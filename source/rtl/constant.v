==> flow/design.v <==
module constant(
input		                            clk,
input           [2-1:0]  chirp_type,
input			[3-1:0]	SF_select,
input		    [8-1:0]           BW_shift_scale,
(* syn_preserve = "TRUE" *) output reg	    [34-1:0] 		BW_SR,
(* syn_preserve = "TRUE" *) output reg	    [34-1:0] 		phaseInc_val,
(* syn_preserve = "TRUE" *) output reg	    [34-1:0] 		symbol_size
);
reg [8-1:0]	SF;
reg	[34-1:0] 	phaseInc_val0;
reg	[34-1:0] 	symbol_size0;
always @(*) begin
    case (SF_select)
        3'd0: begin
            SF	=	8'd12;
        end
        3'd1: begin
            SF	=	8'd11;
        end
        3'd2: begin
            SF	=	8'd10;
        end
        3'd3: begin
            SF	=	8'd9;
        end
        3'd4: begin
            SF	=	8'd8;
        end
        3'd5: begin
            SF	=	8'd7;
        end
        3'd6: begin
            SF	=	8'd6;
        end
        default: begin
            SF	=	8'd12;
        end
    endcase
end
always @(*) begin
    phaseInc_val0	= (34'd2048 << (2*BW_shift_scale + 1));
    phaseInc_val0	= (phaseInc_val0 >> SF);
end
always @(*) begin
    symbol_size0	= (1 << (4'd7 - BW_shift_scale));
    symbol_size0	= (symbol_size0 << SF);
    if (chirp_type == 2'd2)
        symbol_size0 = symbol_size0 >> 2;
end
always @(posedge clk) begin
    BW_SR           <= (34'd262144 << BW_shift_scale);
    phaseInc_val    <= phaseInc_val0;
    symbol_size     <= symbol_size0;
end		
endmodule
== From RTL to reports: constant ==
The steps from the RTL of constant to its reports follow in flow order.
Line numbers count from 1 in the design file above.
Not given: n/a

* Design top: constant
* Clock port: clk
* Cell library: sky130hd
* Timing corner: tt_025C_1v80

== Word level ==
Source: Yosys, flattened and elaborated, memories not mapped. Widths are those after wreduce; folded enables and synchronous resets count as part of the registers. Registers that Yosys merges into a memory's read port (data or address) are not register bits. Print and check cells do not count. Equal cells are merged and count once.

* Cells after elaboration: 20
* Flip-flop bits (word level): 102
* Output and inout port bits: 102
* Input bits: 14

* Add/sub/neg operators: 2
* Mux-type cells: 2
* Equal/unequal tests: 7
* Shift operators: 5

{| class="wikitable"
|+ Operator list
! kind !! count
|-
| left shift 12 x 10 -> 34 bit (first input constant) || 1
|-
| left shift 19 x 8 -> 34 bit (first input constant) || 1
|-
| left shift 2 x 8 -> 34 bit (first input constant) || 1
|-
| left shift 34 x 4 -> 34 bit || 1
|-
| right shift 34 x 8 -> 34 bit || 1
|-
| 2-to-1 mux 32 bit || 1
|-
| case mux 4 bit (select 6 bit) || 1
|-
| adder 9 x 1 -> 10 bit (second input constant) || 1
|-
| equality test 3 bit (second input constant) || 3
|-
| subtractor 3 x 8 -> 8 bit (first input constant) || 1
|-
| equality test 3 x 2 -> 1 bit (second input constant) || 2
|-
| equality test 3 x 1 -> 1 bit (second input constant) || 1
|-
| equality test 2 bit (second input constant) || 1
|}

== Logic depth ==
Longest topological path by Yosys (ltp), each cell counted once; first at word level (registers and memories cut), then after technology mapping (sequential cells cut; the memories' decode and read muxes count).

* Depth after elaboration: 4
* ABC_AREA: 0
* Depth in mapped cells: 13
* Gate-level depth less buffers: 10

== Netlist ==
Yosys stat after the flow's synthesis: flattened, memories mapped to cells. It holds for the ABC_AREA given above (unset counts as 0); a run with the other value may have another netlist.

* Flip-flop cells: 83
* Area of sequential cells: 1661.6 sq um
* Synthesis area: 4729.5 sq um
* Cell count: 633

{| class="wikitable"
|+ Cells by type
! cell type !! count
|-
| sky130_fd_sc_hd__dfxtp_1 || 83
|-
| sky130_fd_sc_hd__nor2_1 || 90
|-
| sky130_fd_sc_hd__a21oi_1 || 50
|-
| sky130_fd_sc_hd__nand2_1 || 63
|-
| sky130_fd_sc_hd__o21ai_0 || 40
|-
| sky130_fd_sc_hd__nor3_1 || 32
|-
| sky130_fd_sc_hd__nand3_1 || 29
|-
| sky130_fd_sc_hd__buf_4 || 19
|-
| sky130_fd_sc_hd__clkbuf_1 || 32
|-
| sky130_fd_sc_hd__mux2i_1 || 12
|-
| sky130_fd_sc_hd__xnor2_1 || 11
|-
| sky130_fd_sc_hd__a31oi_1 || 12
|-
| sky130_fd_sc_hd__nand2b_1 || 12
|-
| sky130_fd_sc_hd__o22ai_1 || 9
|-
| sky130_fd_sc_hd__o211ai_1 || 6
|-
| sky130_fd_sc_hd__o31ai_1 || 6
|-
| sky130_fd_sc_hd__and3_1 || 7
|-
| sky130_fd_sc_hd__nand4_1 || 7
|}

Other cell types: 52; their cells: 113.

== Worst setup path after synthesis ==
Path of least setup slack by OpenSTA after synthesis, without wires, with an ideal clock, recovery checks aside; 20% of the period is set as input and as output delay. Where synthesis merged equal registers, the netlist keeps one of their names.

* Path kind: input to register
* Start: in BW_shift_scale[3]
* End: reg symbol_size[13]
* Path delay: 2410 ps
* External input delay: 710 ps
* Period: 3550 ps
* Data required time: 3478 ps
* Arrival: 3048 ps
* Time at the first pin: 710 ps
* Driving pins on the path: 12
* Setup slack: 430 ps
* Period reached after synthesis: 3120 ps

"path delay" = arrival - input delay + setup time.
"driving pins on the path" counts driving pins, that of a launching flip-flop among them; a cell with two outputs on the path counts twice.
"period reached after synthesis" is the clock period less the worst setup slack; recovery checks do not enter. This is arithmetic on one report: input and output delays are still those of the set period (20% each).
Between the ends stands the longest chain of elaborated cells between them, by number of cells; it is not shown to be the way that was timed. Of several equally long chains one is given.
Each line given opens the expression or statement behind the cell; cells for indexed reads and writes are added by Yosys, which also makes memories of some case tables.

* Cells stage by stage: sky130_fd_sc_hd__buf_2 -> sky130_fd_sc_hd__clkinv_1 -> sky130_fd_sc_hd__ha_1 -> sky130_fd_sc_hd__or3b_1 -> sky130_fd_sc_hd__buf_6 -> sky130_fd_sc_hd__xnor2_4 -> sky130_fd_sc_hd__buf_6 -> sky130_fd_sc_hd__nand3_4 -> sky130_fd_sc_hd__o31ai_2 -> sky130_fd_sc_hd__a21oi_1 -> sky130_fd_sc_hd__or4_1 -> sky130_fd_sc_hd__mux2i_1
* Cells in the longest elaborated chain: 4

{| class="wikitable"
|+ Ends and longest elaborated chain, post-synthesis
! what !! RTL line !! text
|-
| start: declaration || 5 || <nowiki>input [8-1:0] BW_shift_scale,</nowiki>
|-
| subtractor 3 x 8 -> 8 bit || 46 || <nowiki>symbol_size0 = (1 << (4'd7 - BW_shift_scale));</nowiki>
|-
| left shift 2 x 8 -> 34 bit || 46 ||
|-
| left shift 34 x 4 -> 34 bit || 47 || <nowiki>symbol_size0 = (symbol_size0 << SF);</nowiki>
|-
| 2-to-1 mux 32 bit || 48 || <nowiki>if (chirp_type == 2'd2)</nowiki>
|-
| end: assignment || 54 || <nowiki>symbol_size     <= symbol_size0;</nowiki>
|-
| end: declaration || 8 || <nowiki>(* syn_preserve = "TRUE" *) output reg [34-1:0] symbol_size</nowiki>
|}

Memo
Re: implementation data of constant

Design constant on sky130hd. What follows are 2 stored runs of the flow, each under its own settings; their order means nothing. The constraints put input and output delay at 20% of the set period each and load the outputs with 0.01 pF.

Job 1
==> flow/run.sh <==
#!/bin/bash
# the make line also repeats the synthesis and layout settings of config.mk as NAME=value (left out here)
make -C /OpenROAD-flow-scripts/flow DESIGN_CONFIG=/design/flow/config.mk WORK_HOME=/design/flow/orfs CLKGATE_MAP_FILE= finish
==> flow/config.mk <==
export PLATFORM = sky130hd
export DESIGN_NAME = constant
export DESIGN_NICKNAME = constant
export VERILOG_FILES = /design/flow/design.v
export SDC_FILE = /design/flow/constraint.sdc
export NUM_CORES = 4
export LEC_CHECK = 0
export ABC_AREA = 0
export CAP_MARGIN = 20
export CORE_ASPECT_RATIO = 0.74
export CORE_MARGIN = 2
export CORE_UTILIZATION = 43
export CTS_CLUSTER_DIAMETER = 250
export GPL_TIMING_DRIVEN = 0
export MAX_ROUTING_LAYER = met4
export MIN_ROUTING_LAYER = met2
export PLACE_DENSITY_LB_ADDON = 0.22
export SLEW_MARGIN = 5
export TNS_END_PERCENT = 60
==> flow/constraint.sdc <==
create_clock -name core_clock -period 2.18 [get_ports {clk}]
set_input_delay 0.4360 -clock core_clock [delete_from_list [all_inputs] [get_ports {clk}]]
set_output_delay 0.4360 -clock core_clock [all_outputs]
set_load 0.01 [all_outputs]

==> results of job 1 <==
did not finish, routing stopped with GRT-0116

Job 2
==> flow/run.sh <==
#!/bin/bash
# the make line also repeats the synthesis and layout settings of config.mk as NAME=value (left out here)
make -C /OpenROAD-flow-scripts/flow DESIGN_CONFIG=/design/flow/config.mk WORK_HOME=/design/flow/orfs CLKGATE_MAP_FILE= finish
==> flow/config.mk <==
export PLATFORM = sky130hd
export DESIGN_NAME = constant
export DESIGN_NICKNAME = constant
export VERILOG_FILES = /design/flow/design.v
export SDC_FILE = /design/flow/constraint.sdc
export NUM_CORES = 4
export LEC_CHECK = 0
export CAP_MARGIN = 25
export CORE_MARGIN = 2
export CORE_UTILIZATION = 51
export CTS_CLUSTER_DIAMETER = 301
export GPL_ROUTABILITY_DRIVEN = 0
export GPL_TIMING_DRIVEN = 0
export MAX_ROUTING_LAYER = met5
export MIN_ROUTING_LAYER = met2
export PLACE_DENSITY_LB_ADDON = 0.05
export SETUP_SLACK_MARGIN = 0.01
export SLEW_MARGIN = 35
==> flow/constraint.sdc <==
create_clock -name core_clock -period 2.99 [get_ports {clk}]
set_input_delay 0.5980 -clock core_clock [delete_from_list [all_inputs] [get_ports {clk}]]
set_output_delay 0.5980 -clock core_clock [all_outputs]
set_load 0.01 [all_outputs]

==> results of job 2 <==
did not finish, routing stopped with GRT-0232
