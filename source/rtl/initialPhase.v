==> flow/design.v <==
module initialPhase(
input                                       clk,
input               [2-1:0]  chirp_type,
input               [12-1:0]	symbol,
input		        [8-1:0]			BW_shift_scale,
input		        [12-1:0] offset,
input 		        [12-1:0] chirp_size,
input		        [8-1:0]			SF,
input 		        [34-1:0] 		BW_SR,
(* syn_preserve = "TRUE" *) output reg signed   [34-1:0] 		phaseOut
);
reg [12-1:0] phaseStart;
reg signed [34-1:0] phaseOut0;
always @(*) begin
    phaseStart = $signed(symbol);
    phaseOut0 = 34'd262144 >> (SF-1-BW_shift_scale);
    phaseOut0 = $signed(phaseOut0 * phaseStart);
    if (chirp_type == 2'd0)
        phaseOut0 = $signed(phaseOut0 - BW_SR);
    else
        phaseOut0 = $signed(phaseOut0 + BW_SR);
end
always @(posedge clk) begin
    phaseOut <= phaseOut0;
end
endmodule
# From RTL to reports: initialPhase
# The steps from the RTL of initialPhase to its reports follow in flow order.
# Line numbers count from 1 in the design file above.
# Operators: Yosys type, input widths -> output width; for muxes data width and select width s.
# The mark n/a stands for no value.
# inputs
top_module,initialPhase
clock_port,clk
cell_library,sky130hd
lib_corner,tt_025C_1v80

# After elaboration
# Counts by Yosys on the flattened word-level netlist (proc, flatten, opt, wreduce; memories kept). Register bits leave out memories and registers merged into their read ports (data or address); mux counts leave out enables and synchronous resets folded into registers. Print and check cells are left out. Cells with the same type and inputs are merged into one.
# classes
n_addsub,4
n_mul,1
shifts,1
n_mux,1
reduce_logical,1
# op_table
op,count
$mul 34x12->34,1
$shr 19x32->34 const A,1
$add 34x34->34,1
$sub 34x34->34,1
$mux 34,1
$sub 32x8->32,1
$sub 8x1->9 const B,1
$logic_not 2->1,1
# bits
reg_bits,34

# Longest topological paths
# Yosys ltp: most cells in a row. Word level: on the elaborated netlist, between registers, memories and ports. Mapped: between sequential cells and ports; inverters and the memories' decode and read muxes count.
# logic_depth
word_depth,6
abc_area,0
mapped_depth,52
depth_no_buf,50

# Netlist
# Source: synth_stat.txt of the flow (Yosys; design flattened, memories mapped). It holds for the ABC_AREA given above (unset counts as 0); a run with the other value may have another netlist.
# mapped
mapped_cells,1372
synth_area_mm2,0.0113521
ff_cells,34
buffers,71
# types
type,count
sky130_fd_sc_hd__fa_1,173
sky130_fd_sc_hd__ha_1,126
sky130_fd_sc_hd__inv_1,248
sky130_fd_sc_hd__nand3_1,174
sky130_fd_sc_hd__dfxtp_1,34
sky130_fd_sc_hd__xnor2_1,53
sky130_fd_sc_hd__and3_1,69
sky130_fd_sc_hd__xor2_1,36
sky130_fd_sc_hd__a21oi_1,62
sky130_fd_sc_hd__nor2_1,57
sky130_fd_sc_hd__clkbuf_1,54
sky130_fd_sc_hd__a21o_1,22
sky130_fd_sc_hd__o21ai_0,24
sky130_fd_sc_hd__nand2_1,31
sky130_fd_sc_hd__nand2b_1,15
sky130_fd_sc_hd__nor2b_1,13
sky130_fd_sc_hd__nor3_1,16
sky130_fd_sc_hd__o21ai_1,14
# Not listed: further types 50, cells in them 151.

# Timing after synthesis
# Source: OpenSTA report_checks on the synthesized netlist (no wires, ideal clock, input and output delay 20% of the period each), path of least setup slack; recovery checks are left aside. Register names are those of the netlist, which keeps one name where synthesis merged equal registers.
# synth_path
kind,input-to-reg
startpoint,input SF[0]
endpoint,register phaseOut[33]
tclk_ps,13300
t_first_pin_ps,2660
t_arrival_ps,12807
required_ps,13166
slack_ps,359
delay_ps,10281
stages,47
path_buffers,2
period_less_setup_slack_ps,12941
# "delay_ps" is the arrival time less input delay plus setup time.
# "stages": output pins that drive a net of the path, with the launching flip-flop's if there is one; two outputs of one cell count as two.
# "period_less_setup_slack_ps" = period - worst setup slack (recovery checks aside). The figure is calculated, with input and output delays left at 20% of the set period.
# Between the ends stands the longest chain of elaborated cells between them, by number of cells; it is not shown to be the way that was timed. Of several equally long chains one is given.
# Each line given opens the expression or statement behind the cell; cells for indexed reads and writes are added by Yosys, which also makes memories of some case tables.
# synth_via
path_cell_list,sky130_fd_sc_hd__inv_1 -> sky130_fd_sc_hd__ha_1 -> sky130_fd_sc_hd__inv_1 -> sky130_fd_sc_hd__fa_1 -> sky130_fd_sc_hd__nand2_1 -> sky130_fd_sc_hd__nand2_1 -> sky130_fd_sc_hd__a21oi_1 -> sky130_fd_sc_hd__o21ai_1 -> sky130_fd_sc_hd__a21oi_1 -> sky130_fd_sc_hd__nor2b_1 -> sky130_fd_sc_hd__o21ai_0 -> sky130_fd_sc_hd__nand2b_1 -> sky130_fd_sc_hd__nand2b_1 -> sky130_fd_sc_hd__ha_1 -> sky130_fd_sc_hd__nor4b_1 -> sky130_fd_sc_hd__nand2_1 -> sky130_fd_sc_hd__nor3_1 -> sky130_fd_sc_hd__o2111ai_1 -> [11 not listed] -> sky130_fd_sc_hd__inv_1 -> sky130_fd_sc_hd__ha_1 -> sky130_fd_sc_hd__a21o_1 -> sky130_fd_sc_hd__a21oi_1 -> sky130_fd_sc_hd__o221ai_1 -> sky130_fd_sc_hd__a41oi_1 -> sky130_fd_sc_hd__o21ai_0 -> sky130_fd_sc_hd__a21o_1 -> sky130_fd_sc_hd__a21oi_1 -> sky130_fd_sc_hd__xnor2_1 -> sky130_fd_sc_hd__ha_1 -> sky130_fd_sc_hd__nand4_1 -> sky130_fd_sc_hd__or2_2 -> sky130_fd_sc_hd__o311a_1 -> sky130_fd_sc_hd__nor3_1 -> sky130_fd_sc_hd__nor2_2 -> sky130_fd_sc_hd__nor4b_1 -> sky130_fd_sc_hd__or4_1
elab_chain_len,6
# synth_rtl
element,line,source
from (decl),8,"input [8-1:0] SF,"
$sub 8x1->9,16,phaseOut0 = 34'd262144 >> (SF-1-BW_shift_scale);
$sub 32x8->32,16,
$shr 19x32->34,16,
$mul 34x12->34,17,phaseOut0 = $signed(phaseOut0 * phaseStart);
$add 34x34->34,21,phaseOut0 = $signed(phaseOut0 + BW_SR);
$mux 34,18,if (chirp_type == 2'd0)
to (assign),24,phaseOut <= phaseOut0;
to (decl),10,"(* syn_preserve = ""TRUE"" *) output reg signed [34-1:0] phaseOut"

# Timing after layout
# From the final timing report of flow run 1: the path of least setup slack in the routed layout; clock arrival at registers is part of the times.
# The path's times are printed in steps of 10 ps; the period is the one set.
# layout_path
kind,input-to-reg
startpoint,input SF[4]
endpoint,register phaseOut[33]
tclk_ps,10900
t_first_pin_ps,2180
t_arrival_ps,12090
required_ps,11050
slack_ps,-1040
stages,50
path_buffers,18
# Between the ends stands the longest chain of elaborated cells between them, by number of cells; it is not shown to be the way that was timed. Of several equally long chains one is given.
# layout_via
path_cell_list,sky130_fd_sc_hd__clkdlybuf4s50_1 -> sky130_fd_sc_hd__nor2_2 -> sky130_fd_sc_hd__xor2_1 -> sky130_fd_sc_hd__ha_1 -> sky130_fd_sc_hd__a21boi_2 -> sky130_fd_sc_hd__buf_4 -> sky130_fd_sc_hd__buf_4 -> sky130_fd_sc_hd__buf_4 -> sky130_fd_sc_hd__buf_4 -> sky130_fd_sc_hd__buf_4 -> sky130_fd_sc_hd__buf_4 -> sky130_fd_sc_hd__buf_4 -> sky130_fd_sc_hd__buf_4 -> sky130_fd_sc_hd__buf_4 -> sky130_fd_sc_hd__buf_4 -> sky130_fd_sc_hd__buf_4 -> sky130_fd_sc_hd__buf_4 -> sky130_fd_sc_hd__buf_4 -> [14 not listed] -> sky130_fd_sc_hd__fa_1 -> sky130_fd_sc_hd__inv_1 -> sky130_fd_sc_hd__ha_4 -> sky130_fd_sc_hd__a21oi_4 -> sky130_fd_sc_hd__o221ai_2 -> sky130_fd_sc_hd__a41oi_2 -> sky130_fd_sc_hd__o21ai_2 -> sky130_fd_sc_hd__a21o_1 -> sky130_fd_sc_hd__a21oi_2 -> sky130_fd_sc_hd__xnor2_1 -> sky130_fd_sc_hd__ha_1 -> sky130_fd_sc_hd__nand4_1 -> sky130_fd_sc_hd__or2_4 -> sky130_fd_sc_hd__o311a_4 -> sky130_fd_sc_hd__nor3_4 -> sky130_fd_sc_hd__nor2_4 -> sky130_fd_sc_hd__nor4b_4 -> sky130_fd_sc_hd__or4_1
elab_chain_len,6
# layout_rtl
element,line,source
from (decl),8,"input [8-1:0] SF,"
$sub 8x1->9,16,phaseOut0 = 34'd262144 >> (SF-1-BW_shift_scale);
$sub 32x8->32,16,
$shr 19x32->34,16,
$mul 34x12->34,17,phaseOut0 = $signed(phaseOut0 * phaseStart);
$add 34x34->34,21,phaseOut0 = $signed(phaseOut0 + BW_SR);
$mux 34,18,if (chirp_type == 2'd0)
to (assign),24,phaseOut <= phaseOut0;
to (decl),10,"(* syn_preserve = ""TRUE"" *) output reg signed [34-1:0] phaseOut"

# Settings and measured results of 2 stored flow runs for module initialPhase (sky130hd), not sorted in any way. The constraints put input and output delay at 20% of the set period each and load the outputs with 0.01 pF.
# "timing.achieved_period_ps" means the clock period less the worst setup slack. The figure is calculated, with input and output delays left at 20% of the set period.
# Among the settings, . means not set for that run.
stored run,period_ns,CORE_UTILIZATION,PLACE_DENSITY_LB_ADDON,GPL_ROUTABILITY_DRIVEN,CTS_CLUSTER_SIZE,CTS_CLUSTER_DIAMETER,MIN_ROUTING_LAYER,MAX_ROUTING_LAYER,CAP_MARGIN,CORE_MARGIN,SLEW_MARGIN,SETUP_SLACK_MARGIN,CELL_PAD_IN_SITES_GLOBAL_PLACEMENT,CELL_PAD_IN_SITES_DETAIL_PLACEMENT,GPL_TIMING_DRIVEN,timing.setup.ws_ps,finish.utilization_frac,dieArea_mm2,ys_area_mm2,fin_tns_ps,timing.achieved_period_ps,cell_area_final_mm2
flow run 1,10.9,39,0.19,0,42,196,met1,met5,20,2,20,.,.,.,.,-1044,0.571,0.0304887,0.0113521,-10979,11944,0.016402
flow run 2,26.8,53,0.29,1,95,.,met1,met5,20,2,20,2.8,0,1,0,8128,0.607,0.0226051,0.0113521,0,18672,0.0127597
